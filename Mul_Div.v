==> flow/design.v <==
`timescale 1ns / 1ps
module SimpleALU(ALUout, x, regHi, ALUop);
	output wire[31:0] ALUout;
	input[31:0] x, regHi;
	input ALUop;
	assign ALUout = ALUop ? (regHi + x) : (regHi - x);
endmodule
module Register_65(regOut, ALUout, y, Write, Shift, Load, Clock);
	output wire[64:0] regOut;
	input[31:0] y, ALUout;
	input Write, Shift, Load, Clock;
	reg[64:0] register;
	always @ (posedge Clock)
	begin
		if (Load)
		begin
			register = 0;
			register[32:1] = y;
		end
		if (Write) register[64:33] = ALUout;
		if (Shift) register = {register[64], register[64:1]};
	end
	assign regOut = register;
	initial register = 0;
endmodule
module Controller(Ready, ALUop, Write, Shift, Load, Start, regIn, Clock);
	output reg Ready, ALUop, Write, Shift, Load;
	input[1:0] regIn;
	input Clock, Start;
	reg restart, onCalculation;
	reg[5:0] count;
	always @ (!Start) restart = 1;
	always @ (posedge Clock)
	begin
		if (onCalculation)	 
		begin
			Shift = 1;
			Write = (regIn[1] != regIn[0]) && (!Load);
			case (regIn)
				2'b10: ALUop = 0;
				2'b01: ALUop = 1;
			endcase
			if (Load) Load = 0;
			count = count + 1;
			if (count == 6'd34)	 
			begin
				onCalculation = 0;
				Shift = 0; Write = 0; Load = 0; Ready = 1;
			end
			if (Start && restart)	 
			begin
				count = 6'd0;
				Load = 1; Ready = 0; Write = 0; Shift = 0;
				restart = 0;
			end
		end
		else begin
			if (Start && restart)	 
			begin
				count = 6'd0;
				Ready = 0; Write = 0; Shift = 0; Load = 1;
				onCalculation = 1;
			end
			else begin
				Shift = 0; Load = 0; Write = 0;
			end
		end
	end
	initial
	begin
		restart = 1;
		onCalculation = 0;
		count = 6'd0;
		ALUop = 0;
		Load = 0; Write = 0; Shift = 0; Ready = 0;
	end
endmodule
module MUL(x, y, Start, Hi, Lo, Ready, Clock);
	input[31:0] x, y;
	input Start, Clock;
	output wire[31:0] Hi, Lo;
	output wire Ready;
	wire ALUop, Write, Shift, Load;
	wire[64:0] regOut;
	wire[31:0] ALUout;
	SimpleALU ALU(ALUout, x, regOut[64:33], ALUop);
	Register_65 register(regOut, ALUout, y, Write, Shift, Load, Clock);
	Controller controller(Ready, ALUop, Write, Shift, Load, Start, regOut[1:0], Clock);
	assign Hi = regOut[64:33];
	assign Lo = regOut[32: 1];
endmodule
module MUL_Test;
	reg[31:0] x, y;
	reg Start, Clock;
	wire[63:0] res;
	wire Ready;
	wire[31:0] Hi, Lo;
	MUL uut(x, y, Start, Hi, Lo, Ready, Clock);
	assign res = {Hi, Lo};
	always #10 Clock = ~Clock;
	initial
	begin
		Clock = 0;
		x = -32'd3; y = 32'd6;
		Start = 1;
		#20;
		#800
		Start = 0;
		x = 32'd1234; y = 32'd56;
		#20 Start = 1;
		#800 Start = 0;
		#60 Start = 1;
		#100 Start = 0;
		x = 32'd57483; y = -32'd2893745;
		#20 Start = 1;
	end
endmodule
# Reports on MUL
# What the tools print for MUL, step after step.
# Line numbers count from 1 in the design file above.
# Not given: --
[inputs]
design = "MUL"
clock_port = "Clock"
cell_library = "sky130hd"
corner = "tt_025C_1v80"

# After elaboration
# Source: Yosys, flattened and elaborated, memories not mapped. Widths are those after wreduce. Registers that Yosys merges into a memory's read port (data or address) are not register bits. Print and check cells do not count. Equal cells are merged and count once.
[bits]
inputBits = 66
ff_bits = 77
[op_classes]
addsub = 3
mux = 17
reduce_and_logical = 10
bitwise = 1
equal = 4
[op_table]
columns = ["op", "count"]
rows = [
  ["32-bit 2-to-1 mux", 4],
  ["64-bit 2-to-1 mux", 1],
  ["32-bit adder", 1],
  ["32-bit subtractor", 1],
  ["6-bit 2-to-1 mux", 3],
  ["2-bit nonzero test", 4],
  ["1-bit 2-to-1 mux", 8],
  ["6-bit by 1-bit adder with 6-bit output (second input constant)", 1],
  ["6-bit == test (second input constant)", 1],
  ["2-bit AND reduction", 2],
  ["3-bit OR reduction", 1],
  ["2-bit by 1-bit == test with 1-bit output (second input constant)", 1],
  ["2-bit == test (second input constant)", 1],
  ["2-bit OR reduction", 1],
  ["1-bit parallel mux with 2-bit select", 1],
  ["1-bit inequality test", 1],
  ["1-bit logical AND", 1],
  ["1-bit inverter", 1],
  ["1-bit zero test", 1],
]

# Longest topological paths
# Longest topological path by Yosys (ltp), each cell counted once; first at word level (registers and memories cut), then after technology mapping (sequential cells cut; the memories' decode and read muxes count).
[logic_depth]
ltp_word = 5
ABC_AREA = 1
depth_mapped = 25
ltp_nobuf = 25

# Mapped cells and area
# The flow's flattened synthesis, as Yosys stat reports it; memories are mapped. The netlist is that of the ABC_AREA named above (0 if unset); the other value can give another one.
[mapped]
ffs = 77
stdcells = 1119
yosys_area_um2 = 6971.7
sequential_area_um2 = 1631.6
[by_type]
columns = ["cell", "count", "type_area_um2"]
rows = [
  ["sky130_fd_sc_hd__nand2_1", 398, 1.49E+03],
  ["sky130_fd_sc_hd__dfxtp_1", 68, 1.36E+03],
  ["sky130_fd_sc_hd__inv_1", 146, 548.026],
  ["sky130_fd_sc_hd__ha_1", 39, 487.968],
  ["sky130_fd_sc_hd__buf_4", 64, 480.461],
  ["sky130_fd_sc_hd__nor2_1", 83, 311.549],
  ["sky130_fd_sc_hd__mux2i_1", 31, 310.298],
  ["sky130_fd_sc_hd__edfxtp_1", 9, 270.259],
  ["sky130_fd_sc_hd__o21ai_0", 53, 265.254],
  ["sky130_fd_sc_hd__xor2_1", 27, 236.477],
  ["sky130_fd_sc_hd__nand3_1", 46, 230.221],
  ["sky130_fd_sc_hd__a21oi_1", 34, 170.163],
  ["sky130_fd_sc_hd__xnor2_1", 10, 87.584],
  ["sky130_fd_sc_hd__nand2_2", 12, 75.072],
  ["sky130_fd_sc_hd__nor2_2", 9, 56.304],
  ["sky130_fd_sc_hd__buf_2", 11, 55.053],
  ["sky130_fd_sc_hd__nor3_1", 10, 50.048],
  ["sky130_fd_sc_hd__clkbuf_1", 10, 37.536],
]
# Other cell types: 24; their cells: 59.

# Path before layout
# Source: OpenSTA report_checks on the synthesized netlist (no wires, ideal clock, input and output delay 20% of the period each), path of least setup slack; recovery checks are left aside. Register names are those of the netlist, which keeps one name where synthesis merged equal registers.
[synth_path]
path_kind = "input to register"
start = "input x[1]"
end = "register register.register[62]"
setup_time_ns = 0.112
input_delay_ns = 1.296
required_ns = 6.368
path_stages = 19
arrival_time_ns = 3.534
delay_ns = 2.350
clock_period_ns = 6.48
slack_ns = 2.834
path_buffers = 0
launch_ns = 1.296
synth_period_reached_ns = 3.646
# "delay_ns" is the arrival time less input delay plus setup time.
# "path_stages": output pins that drive a net of the path, with the launching flip-flop's if there is one; two outputs of one cell count as two.
# "synth_period_reached_ns" = period - worst setup slack (recovery checks aside). The figure is calculated, with input and output delays left at 20% of the set period.
# The rows between start and end are the longest chain of elaborated cells between them; the timing report does not say that the signal goes this way. Where chains are equally long, one stands for them.
# Each line given opens the expression or statement behind the cell; cells for indexed reads and writes are added by Yosys, which also makes memories of some case tables.
# At most two assigning lines are given for a register; there are more.
[synth_via]
cell_sequence = "sky130_fd_sc_hd__inv_1 > sky130_fd_sc_hd__ha_1 > sky130_fd_sc_hd__nand4_1 > sky130_fd_sc_hd__nand2b_4 > sky130_fd_sc_hd__nor3_2 > sky130_fd_sc_hd__nand2_1 > sky130_fd_sc_hd__o21ai_2 > sky130_fd_sc_hd__xor2_1 > sky130_fd_sc_hd__ha_1 > sky130_fd_sc_hd__nand2_1 > sky130_fd_sc_hd__inv_1 > sky130_fd_sc_hd__a21oi_1 > sky130_fd_sc_hd__nand2_1 > sky130_fd_sc_hd__a21oi_1 > sky130_fd_sc_hd__nand3_1 > sky130_fd_sc_hd__nand3_1 > sky130_fd_sc_hd__nand2_1 > sky130_fd_sc_hd__nand2_1 > sky130_fd_sc_hd__nand2_1"
elab_chain_cells = 4
[synth_rtl]
columns = ["element", "line_no", "rtl"]
rows = [
  ["start: declaration", 79, "input[31:0] x, y;"],
  ["32-bit subtractor", 6, "assign ALUout = ALUop ? (regHi + x) : (regHi - x);"],
  ["32-bit 2-to-1 mux", 6, ""],
  ["32-bit 2-to-1 mux", 20, "if (Write) register[64:33] = ALUout;"],
  ["64-bit 2-to-1 mux", 21, "if (Shift) register = {register[64], register[64:1]};"],
  ["end: assignment", 20, ""],
  ["end: assignment", 21, ""],
  ["end: declaration", 12, "reg[64:0] register;"],
]

# Timing after layout
# Path of least setup slack in the final report of flow run A (OpenROAD, finished layout, wires in). Where an end is a register, its clock arrival counts in the times.
[layout_path]
path_kind = "input to register"
start = "input x[0]"
end = "register register.register[58]"
launch_ns = 0.84
input_delay_ns = 0.84
required_ns = 4.47
setup_time_ns = 0.10
path_buffers = 1
path_stages = 22
arrival_time_ns = 4.06
clock_period_ns = 4.22
slack_ns = 0.41
# The rows between start and end are the longest chain of elaborated cells between them; the timing report does not say that the signal goes this way. Where chains are equally long, one stands for them.
# At most two assigning lines are given for a register; there are more.
[layout_via]
cell_sequence = "sky130_fd_sc_hd__clkdlybuf4s50_1 > sky130_fd_sc_hd__inv_1 > sky130_fd_sc_hd__ha_1 > sky130_fd_sc_hd__nand4_1 > sky130_fd_sc_hd__nand2b_4 > sky130_fd_sc_hd__inv_1 > sky130_fd_sc_hd__nand2_1 > sky130_fd_sc_hd__o21ai_2 > sky130_fd_sc_hd__nand2_1 > sky130_fd_sc_hd__xor2_1 > sky130_fd_sc_hd__ha_2 > sky130_fd_sc_hd__nand2_1 > sky130_fd_sc_hd__nor2_1 > sky130_fd_sc_hd__nand2_1 > sky130_fd_sc_hd__nor3_1 > sky130_fd_sc_hd__nand2_1 > sky130_fd_sc_hd__nand3_1 > sky130_fd_sc_hd__nand2_1 > sky130_fd_sc_hd__nand3_1 > sky130_fd_sc_hd__nand2_1 > sky130_fd_sc_hd__nand2_1 > sky130_fd_sc_hd__nand2_1"
elab_chain_cells = 4
[layout_rtl]
columns = ["element", "line_no", "rtl"]
rows = [
  ["start: declaration", 79, "input[31:0] x, y;"],
  ["32-bit subtractor", 6, "assign ALUout = ALUop ? (regHi + x) : (regHi - x);"],
  ["32-bit 2-to-1 mux", 6, ""],
  ["32-bit 2-to-1 mux", 20, "if (Write) register[64:33] = ALUout;"],
  ["64-bit 2-to-1 mux", 21, "if (Shift) register = {register[64], register[64:1]};"],
  ["end: assignment", 20, ""],
  ["end: assignment", 21, ""],
  ["end: declaration", 12, "reg[64:0] register;"],
]

Record of 2 stored runs of the RTL-to-layout flow on MUL, platform sky130hd. The runs are unordered. Constraints: input delay and output delay 20% of the set period each, output load 0.01 pF.
"period_reached_ns": clock period set for the run, less the worst setup slack. It is reckoned from that one timing run; input and output delays stay at 20% of the period that was set.
"worst_setup_path_time_ns" = time allowed to the worst setup path (clock period - input delay - output delay, where it has them) - its slack; a late launch clock adds to it, a late capture clock takes from it.
By "design_power_mw" is meant OpenSTA's value without simulated activity: inputs other than the clock are taken to toggle once in ten clock periods, and the tool carries that through the logic.

# flow run A
==> flow/run.sh <==
#!/bin/bash
# the make line also repeats the synthesis and layout settings of config.mk as NAME=value (left out here)
make -C /OpenROAD-flow-scripts/flow DESIGN_CONFIG=/design/flow/config.mk WORK_HOME=/design/flow/orfs CLKGATE_MAP_FILE= finish
==> flow/config.mk <==
export PLATFORM = sky130hd
export DESIGN_NAME = MUL
export DESIGN_NICKNAME = MUL
export VERILOG_FILES = /design/flow/design.v
export SDC_FILE = /design/flow/constraint.sdc
export NUM_CORES = 4
export LEC_CHECK = 0
export ABC_AREA = 1
export CAP_MARGIN = 15
export CORE_MARGIN = 2
export CORE_UTILIZATION = 54
export CTS_CLUSTER_SIZE = 68
export GPL_ROUTABILITY_DRIVEN = 1
export MAX_ROUTING_LAYER = met4
export PLACE_DENSITY_LB_ADDON = 0.13
export SLEW_MARGIN = 20
==> flow/constraint.sdc <==
create_clock -name core_clock -period 4.22 [get_ports {Clock}]
set_input_delay 0.8440 -clock core_clock [delete_from_list [all_inputs] [get_ports {Clock}]]
set_output_delay 0.8440 -clock core_clock [all_outputs]
set_load 0.01 [all_outputs]

==> flow run A: results <==
synthesis_area_um2=6971.7
worst_setup_path_time_ns=2.97
worst_setup_path_type="input to register"
dieArea_um2=13835.6
fin_util_pct=65.7
setup_ws_ns=0.406
design_power_mw=3.896
period_reached_ns=3.814

# flow run B
==> flow/run.sh <==
#!/bin/bash
# the make line also repeats the synthesis and layout settings of config.mk as NAME=value (left out here)
make -C /OpenROAD-flow-scripts/flow DESIGN_CONFIG=/design/flow/config.mk WORK_HOME=/design/flow/orfs CLKGATE_MAP_FILE= finish
==> flow/config.mk <==
export PLATFORM = sky130hd
export DESIGN_NAME = MUL
export DESIGN_NICKNAME = MUL
export VERILOG_FILES = /design/flow/design.v
export SDC_FILE = /design/flow/constraint.sdc
export NUM_CORES = 4
export LEC_CHECK = 0
export ABC_AREA = 1
export CAP_MARGIN = 25
export CELL_PAD_IN_SITES_GLOBAL_PLACEMENT = 2
export CORE_ASPECT_RATIO = 1.85
export CORE_MARGIN = 8
export CORE_UTILIZATION = 41
export CTS_CLUSTER_DIAMETER = 203
export CTS_CLUSTER_SIZE = 42
export MIN_ROUTING_LAYER = met1
export PLACE_DENSITY_LB_ADDON = 0.29
export SETUP_SLACK_MARGIN = -0.25
export SLEW_MARGIN = 20
==> flow/constraint.sdc <==
create_clock -name core_clock -period 5.55 [get_ports {Clock}]
set_input_delay 1.1100 -clock core_clock [delete_from_list [all_inputs] [get_ports {Clock}]]
set_output_delay 1.1100 -clock core_clock [all_outputs]
set_load 0.01 [all_outputs]

==> flow run B: results <==
design_power_mw=2.967
synthesis_area_um2=6971.7
period_reached_ns=4.429
setup_ws_ns=1.121
fin_util_pct=49.0
dieArea_um2=21631.2
worst_setup_path_time_ns=3.32
worst_setup_path_type="input to register"
